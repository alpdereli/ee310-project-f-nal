==> flow/design.v <==
`timescale 1ns / 1ps
module bram_2d_inputs #(
    parameter ROWS = 5,
    parameter COLS = 5,
    parameter DEPTH = 3,
    parameter DATA_WIDTH = 16
) (
    input  logic clk,
    input logic we,
    input logic [$clog2(DEPTH)-1:0] depth_addr,
    input  logic [$clog2(ROWS)-1:0] row_addr,
    input  logic [$clog2(COLS)-1:0] col_addr,
    input logic [15:0] data_in,
    output logic [DATA_WIDTH-1:0] data_out
);
    logic [DATA_WIDTH-1:0] mem [0:DEPTH-1][0:ROWS-1][0:COLS-1];
    always_ff @(posedge clk) begin
        if (we)begin
            mem[depth_addr][row_addr][col_addr]<=data_in;
        end
        data_out <= mem[depth_addr][row_addr][col_addr];
    end
endmodule
From RTL to reports: bram_2d_inputs. The steps from the RTL of bram_2d_inputs to its reports follow in flow order. Lines are those of the file above, counted from 1. Cell names lack the library's common part. The mark - stands for no value.

Top module: bram_2d_inputs. Clock: clk. Standard-cell library: sky130hd. Timing corner: tt_025C_1v80.

After elaboration. Source: Yosys, flattened and elaborated, memories not mapped. Widths are those after wreduce; folded enables and synchronous resets count as part of the registers. Registers that Yosys merges into a memory's read port (data or address) are not register bits. Print and check cells do not count. Equal cells are merged and count once. Memory sizes are those after Yosys's memory passes, which may raise the word count (mostly to a power of two), join words into wider ones and drop unused or constant bits.

The figure for $add $sub $neg is 2. $mul: 2. The entry for divide/modulo/power cells reads 0. Under magnitude comparators stands 0. The entry for equality and inequality tests reads 0. The figure for shifts and indexed selects is 0. Multiplexer cells: 3. Bitwise operators: 0. Under reductions and logical operators stands 0.

Operators by type and width (number): 3-bit by 3-bit multiplier with 6-bit output with constant B (1); 16-bit two-way mux (1); 2-bit by 5-bit multiplier with 7-bit output with constant B (1); 7-bit by 3-bit adder with 7-bit output (1); 7-bit by 6-bit adder with 7-bit output (1); 7-bit two-way mux (1); 1-bit two-way mux (1).

Register bits after elaboration: 0. For latch bits the number is 0. The figure for RAM bits is 1200. For memory bits (read-only) the number is 0. Clocked read ports x word width: 16. Under memory cells stands 1. The figure for input port bits is 26. For output and inout bits the number is 16. The figure for elaborated cells is 8.

Memory list: mem (words 75, bits a word 16, rd ports 1, wr ports 1, line 16) `logic [DATA_WIDTH-1:0] mem [0:DEPTH-1][0:ROWS-1][0:COLS-1];`.

Depth. Depth = most cells in a row (Yosys ltp): at word level without a register or memory, in the mapped netlist without a sequential cell, where the memories' decode and read muxes count.

Under depth in word-level cells stands 4. For ABC_AREA the number is 0. The entry for depth in mapped cells reads 16. The entry for gate-level depth less buffers reads 13.

Mapped cells and area. Source: synth_stat.txt of the flow (Yosys; design flattened, memories mapped). It holds for the ABC_AREA given above (unset counts as 0); a run with the other value may have another netlist.

Under cells in the netlist stands 2287. Mapped area: 0.0472253 mm^2. The figure for sequential area is 0.0363549 mm^2. For flip-flops the number is 1216.

Cell types: edfxtp_1 (number 1200, total area 3.6E+04 um^2); mux4_2 (number 236, total area 5.32E+03 um^2); mux2i_1 (number 101, total area 1010.97 um^2); nor2_1 (number 123, total area 461.693 um^2); mux2_2 (number 35, total area 394.128 um^2); nand2_1 (number 96, total area 360.346 um^2); a221oi_1 (number 41, total area 359.094 um^2); dfxtp_1 (number 16, total area 320.307 um^2); a22oi_1 (number 36, total area 270.259 um^2); buf_2 (number 47, total area 235.226 um^2); a21oi_1 (number 40, total area 200.192 um^2); buf_6 (number 17, total area 191.434 um^2); buf_4 (number 25, total area 187.68 um^2); ha_1 (number 15, total area 187.68 um^2); clkbuf_1 (number 34, total area 127.622 um^2); a32oi_1 (number 14, total area 122.618 um^2); o21ai_0 (number 24, total area 120.115 um^2); nand3_1 (number 23, total area 115.11 um^2).

Not listed: further types 43, cells in them 164.

Path before layout. Source: OpenSTA report_checks on the synthesized netlist (no wires, ideal clock, input and output delay 20% of the period each), path of least setup slack; recovery checks are left aside. Register names are those of the netlist, which keeps one name where synthesis merged equal registers.

Path kind: input to register. Start: input port row_addr[0]. End: memory mem. For period the number is 5230 ps. External input delay: 1046 ps. Under time at the first pin stands 1046 ps. The figure for data arrival time is 4802 ps. For path slack the number is 39 ps. For delay of the path the number is 4145 ps. The figure for stages on the path is 13. For buffers on the path the number is 0. For period reached after synthesis the number is 5191 ps.

"delay of the path" is the arrival time less input delay plus setup time. "stages on the path": output pins that drive a net of the path, with the launching flip-flop's if there is one; two outputs of one cell count as two. "period reached after synthesis" = period - worst setup slack (recovery checks aside). The figure is calculated, with input and output delays left at 20% of the set period. An end named without its bit number is one bit of that signal or, where synthesis recoded a state register, one of its new flip-flops. The rows between start and end are the longest chain of elaborated cells between them; the timing report does not say that the signal goes this way. Where chains are equally long, one stands for them. A line is the first line of the expression or statement that the cell stems from. Yosys adds cells for indexed reads and writes and turns some case tables into memories.

Cell sequence: ha_1 -> ha_1 -> inv_1 -> fa_1 -> inv_1 -> ha_1 -> fa_1 -> a21o_1 -> a21oi_1 -> xor2_1 -> nor2_1 -> nand2_1 -> nor2_1. For length of the longest elaborated chain the number is 4. The entry for elaborated cells between the ends (all ways) reads 4. Those cells by class: add/sub (2); mul (1); mux (1).

RTL lines, path post-synthesis: start, declared (line 11) `input  logic [$clog2(ROWS)-1:0] row_addr,`; 3-bit by 3-bit multiplier with 6-bit output (line 19) `mem[depth_addr][row_addr][col_addr]<=data_in;`; 7-bit by 6-bit adder with 7-bit output (line 19); 7-bit by 3-bit adder with 7-bit output (line 19); 7-bit two-way mux (line 18) `if (we)begin`; end, declared (line 16) `logic [DATA_WIDTH-1:0] mem [0:DEPTH-1][0:ROWS-1][0:COLS-1];`.

Path in the finished layout. From the final timing report of run 1: the path of least setup slack in the routed layout; clock arrival at registers is part of the times. The report prints the path's times to 10 ps; the period is as set.

Path kind: input to register. Start: input port depth_addr[1]. End: register data_out[15]. For period the number is 9720 ps. External input delay: 1940 ps. Under time at the first pin stands 1940 ps. The figure for data arrival time is 7250 ps. For path slack the number is 3090 ps. The figure for stages on the path is 13. For buffers on the path the number is 3.

The rows between start and end are the longest chain of elaborated cells between them; the timing report does not say that the signal goes this way. Where chains are equally long, one stands for them.

Cell sequence: clkdlybuf4s50_1 -> ha_1 -> ha_1 -> inv_1 -> fa_4 -> buf_12 -> and2_1 -> a221oi_1 -> nor2_1 -> o311ai_0 -> clkdlybuf4s15_2 -> a21oi_1 -> o22a_1. For length of the longest elaborated chain the number is 3. The entry for elaborated cells between the ends (all ways) reads 3. Those cells by class: add/sub (2); mul (1).

RTL lines, path after layout: start, declared (line 10) `input logic [$clog2(DEPTH)-1:0] depth_addr,`; 2-bit by 5-bit multiplier with 7-bit output (line 21) `data_out <= mem[depth_addr][row_addr][col_addr];`; 7-bit by 6-bit adder with 7-bit output (line 21); 7-bit by 3-bit adder with 7-bit output (line 21); end, declared (line 14) `output logic [DATA_WIDTH-1:0] data_out`.

Lab notebook: bram_2d_inputs

Record of 2 stored runs of the RTL-to-layout flow on bram_2d_inputs, platform sky130hd. The runs are unordered. Constraints: input delay and output delay 20% of the set period each, output load 0.01 pF. "period achieved" means the clock period less the worst setup slack. The figure is calculated, with input and output delays left at 20% of the set period. By "critical setup path time" is meant the share of the clock period that the worst setup path is allowed (20% is reserved at inputs, 20% at outputs), minus its slack. Clock arrival times at its registers enter into it. "total power after layout" rests on the timing tool's default activity at the inputs, not on a simulated workload. "critical setup path time" is given in steps of 10 ps.

Run 1 has these settings: period_ns 9.72; CORE_UTILIZATION 68; PLACE_DENSITY_LB_ADDON 0.26; CORE_ASPECT_RATIO 0.98; CELL_PAD_IN_SITES_GLOBAL_PLACEMENT 0; TNS_END_PERCENT 5; CTS_CLUSTER_DIAMETER 206; CAP_MARGIN 35; CORE_MARGIN 2; SLEW_MARGIN 20. The period achieved is 6626 ps. The synthesis area stands at 0.0472253 mm^2. For the post-route setup TNS the run shows 0 ps. The standard-cell area of the final layout is 0.0530033 mm^2. The critical setup path time is 4680 ps. Worst setup path type: input to register. The measured die footprint is 0.0715733 mm^2. The measured total power after layout is 13502 µW. The utilization after layout comes to 77.1%. The final worst hold slack is 817 ps. The setup slack of the worst path is 3094 ps.

Run 2 has these settings: period_ns 6.23; CORE_UTILIZATION 40; PLACE_DENSITY_LB_ADDON 0.01; CORE_ASPECT_RATIO 1.09; GPL_TIMING_DRIVEN 1; GPL_ROUTABILITY_DRIVEN 0; CTS_CLUSTER_DIAMETER 351; MIN_ROUTING_LAYER met2; MAX_ROUTING_LAYER met5; CAP_MARGIN 20; CORE_MARGIN 2; SLEW_MARGIN 20. The period achieved is 5668 ps. The standard-cell area of the final layout is 0.0561313 mm^2. The synthesis area stands at 0.0472253 mm^2. The utilization after layout comes to 48.0%. For the post-route setup TNS the run shows 0 ps. The final worst hold slack is 782 ps. The measured die footprint is 0.120829 mm^2. The setup slack of the worst path is 562 ps. The critical setup path time is 4420 ps. Worst setup path type: input to register. The measured total power after layout is 23134 µW.
